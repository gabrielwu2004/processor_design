==> flow/design.v <==
module RF
(
clock, reg1, reg2, regw,
dataw, RFWrite, data1, data2,
r0, r1, r2, r3, reset
);
input clock;
input [1:0] reg1, reg2, regw;
input [7:0] dataw;
input RFWrite;
input reset;
output [7:0] data1, data2;
output [7:0] r0, r1, r2, r3;
reg [7:0] k0, k1, k2, k3;
reg [7:0] data1_tmp, data2_tmp;
always @(*)
begin
	case (reg1)
		0: data1_tmp = k0;
		1: data1_tmp = k1;
		2: data1_tmp = k2;
		3: data1_tmp = k3;
	endcase
	case (reg2)
		0: data2_tmp = k0;
		1: data2_tmp = k1;
		2: data2_tmp = k2;
		3: data2_tmp = k3;
	endcase
end
always @(posedge clock or posedge reset)
begin
	if (reset) begin
		k0 = 0;
		k1 = 0;
		k2 = 0;
		k3 = 0;
	end	else begin
		if (RFWrite) begin
			case (regw)
				0: k0 = dataw;
				1: k1 = dataw;
				2: k2 = dataw;
				3: k3 = dataw;
			endcase
		end
	end
end
assign data1 = data1_tmp;
assign data2 = data2_tmp;
assign r0 = k0;
assign r1 = k1;
assign r2 = k2;
assign r3 = k3;
endmodule
module VRF
(
clock, vreg1, vreg2, vregw,
vdataw, VRFWrite, vdata1, vdata2,
vr0, vr1, vr2, vr3, reset
);
input clock;
input [1:0] vreg1, vreg2, vregw;
input [31:0] vdataw;
input VRFWrite;
input reset;
output [31:0] vdata1, vdata2;
output [31:0] vr0, vr1, vr2, vr3;
reg [31:0] k0, k1, k2, k3;
reg [31:0] data1_tmp, data2_tmp;
always @(*)
begin
	case (vreg1)
		0: data1_tmp = k0;
		1: data1_tmp = k1;
		2: data1_tmp = k2;
		3: data1_tmp = k3;
	endcase
	case (vreg2)
		0: data2_tmp = k0;
		1: data2_tmp = k1;
		2: data2_tmp = k2;
		3: data2_tmp = k3;
	endcase
end
always @(posedge clock or posedge reset)
begin
	if (reset) begin
		k0 = 0;
		k1 = 0;
		k2 = 0;
		k3 = 0;
	end	else begin
		if (VRFWrite) begin
			case (vregw)
				0: k0 = vdataw;
				1: k1 = vdataw;
				2: k2 = vdataw;
				3: k3 = vdataw;
			endcase
		end
	end
end
assign vdata1 = data1_tmp;
assign vdata2 = data2_tmp;
assign vr0 = k0;
assign vr1 = k1;
assign vr2 = k2;
assign vr3 = k3;
endmodule
# == Reports on VRF ==
# Tool output for the design above, in the order of the flow.
# Lines are those of the file above, counted from 1.
# Operators: Yosys type, input widths -> output width; for muxes data width and select width s.
# Cell names lack the library's common part.
# A cell with n/a has no value.
# design
top_module,VRF
clock_port,clock
lib,sky130hd
pvt_corner,tt_025C_1v80

# == Word-level counts ==
# Source: Yosys, flattened and elaborated, memories not mapped. Widths are those after wreduce. Registers that Yosys merges into a memory's read port (data or address) are not register bits. Print and check cells do not count. Equal cells are merged and count once.
# bits
elab_cells,34
out_inout_bits,192
ff_bits,128
# classes
n_mux,6
eq_ne,9
reduce_logical,11
logic,4
# ops
op,count
$pmux 32 s4,2
$mux 32,4
$eq 2x2->1 const B,6
$reduce_or 3->1,4
$reduce_and 2->1,4
$eq 2x1->1 const B,3
$logic_not 2->1,3
$not 1->1,4

# == Logic depth ==
# Longest topological path by Yosys (ltp), each cell counted once; first at word level (registers and memories cut), then after technology mapping (sequential cells cut; the memories' decode and read muxes count).
# logic_depth
word_depth,4
abc_area,0
ltp_mapped,4
ltp_nobuf,2

# == Mapped cells and area ==
# Source: synth_stat.txt of the flow (Yosys; design flattened, memories mapped). It holds for the ABC_AREA given above (unset counts as 0); a run with the other value may have another netlist.
# types
type,count,area_total_um2
dfrtp_1,128,3.2E+03
mux4_2,64,1.44E+03
mux2_2,126,1.42E+03
buf_2,21,105.101
buf_4,7,52.55
mux2_1,2,22.522
nand3b_1,2,15.014
nor3b_2,1,12.512
nand3_1,1,5.005
inv_1,1,3.754
# mapped
stdcells,353
yosys_area_um2,6279.8
n_buf,28
flip_flops,128

# == Path before layout ==
# OpenSTA on the mapped netlist: ideal clock, no wires. The path of least setup slack (recovery checks aside). Input and output delay are each 20% of the period. Register names are those of the netlist, which keeps one name where synthesis merged equal registers.
# synth_path
path_type,input to output
startpoint,in vreg1[0]
endpoint,out vdata1[10]
path_delay_ps,1000
required_time_ps,1376
path_slack_ps,32
period_ps,1720
n_path_buf,2
arrival_time_ps,1344
stages,3
synth_period_reached_ps,1688
# "path_delay_ps" is the arrival time less input delay plus setup time.
# At an output port there is no setup time.
# "stages": output pins that drive a net of the path, with the launching flip-flop's if there is one; two outputs of one cell count as two.
# "synth_period_reached_ps" = period - worst setup slack (recovery checks aside). The figure is calculated, with input and output delays left at 20% of the set period.
# The rows between start and end are the longest chain of elaborated cells between them; the timing report does not say that the signal goes this way. Where chains are equally long, one stands for them.
# A line is the first line of the expression or statement that the cell stems from. Yosys adds cells for indexed reads and writes and turns some case tables into memories.
# synth_via
path_cell_list,buf_2 buf_2 mux4_2
elab_chain_cells,2
cells_between,5
cone_classes,eq/ne: 3; mux: 1; reduce/logical: 1
# synth_lines
item,line_no,source
start: declaration,63,"input [1:0] vreg1, vreg2, vregw;"
$eq 2x2->1,73,case (vreg1)
$pmux 32 s4,73,
end: declaration,67,"output [31:0] vdata1, vdata2;"

# == Path in the finished layout ==
# From the final timing report of entry A: the path of least setup slack in the routed layout; clock arrival at registers is part of the times.
# The path's times are printed in steps of 10 ps; the period is the one set.
# layout_path
path_type,input to output
startpoint,in vreg2[0]
endpoint,out vdata2[29]
required_time_ps,1860
stages,4
arrival_time_ps,1850
path_slack_ps,10
period_ps,2320
n_path_buf,3
# The rows between start and end are the longest chain of elaborated cells between them; the timing report does not say that the signal goes this way. Where chains are equally long, one stands for them.
# layout_via
path_cell_list,buf_2 buf_12 mux4_2 clkdlybuf4s50_1
elab_chain_cells,2
cells_between,5
cone_classes,eq/ne: 3; mux: 1; reduce/logical: 1
# layout_lines
item,line_no,source
start: declaration,63,"input [1:0] vreg1, vreg2, vregw;"
$eq 2x2->1,79,case (vreg2)
$pmux 32 s4,79,
end: declaration,67,"output [31:0] vdata1, vdata2;"

# Module VRF, platform sky130hd: 2 stored runs of the flow (Yosys, OpenROAD) with differing settings, in no particular order. Input and output delays are each 20% of the period that was set; the output load is 0.01 pF.
# "achieved_clock_period_ps" means the clock period less the worst setup slack. The figure is calculated, with input and output delays left at 20% of the set period.
# "worst_path_time_ps" = time allowed to the worst setup path (clock period - input delay - output delay, where it has them) - its slack; a late launch clock adds to it, a late capture clock takes from it.
# "totalPower_w": no workload was simulated; the value follows from the tool's default switching activity.
# "worst_path_time_ps" is known to 10 ps.
# Among the settings, - means not set for that run.
# A result given as - is not shown for that run.
stored run,period_ns,CORE_UTILIZATION,SETUP_SLACK_MARGIN,PLACE_DENSITY_LB_ADDON,CORE_MARGIN,CELL_PAD_IN_SITES_GLOBAL_PLACEMENT,CELL_PAD_IN_SITES_DETAIL_PLACEMENT,SLEW_MARGIN,MAX_ROUTING_LAYER,CAP_MARGIN,PLACE_DENSITY,TNS_END_PERCENT,tns_setup_ps,totalPower_w,dieArea_um2,achieved_clock_period_ps,final_setup_ws_ps,synth_area_um2,worst_path_time_ps,critical_path_type,utilization_pct,post_route_stdcell_area_um2
entry A,2.32,23,-0.22,0.2,2,0,0,35,met4,20,-,-,0,0.008653,28640.5,2309,11,6279.8,1380,input to output,36.4,9774.4
entry B,3.4,69,-0.19,-,2,2,-,20,met4,20,0.71,100,-,-,-,-,-,-,-,-,-,-
# Entry B: incomplete, placement halted on GPL-0301
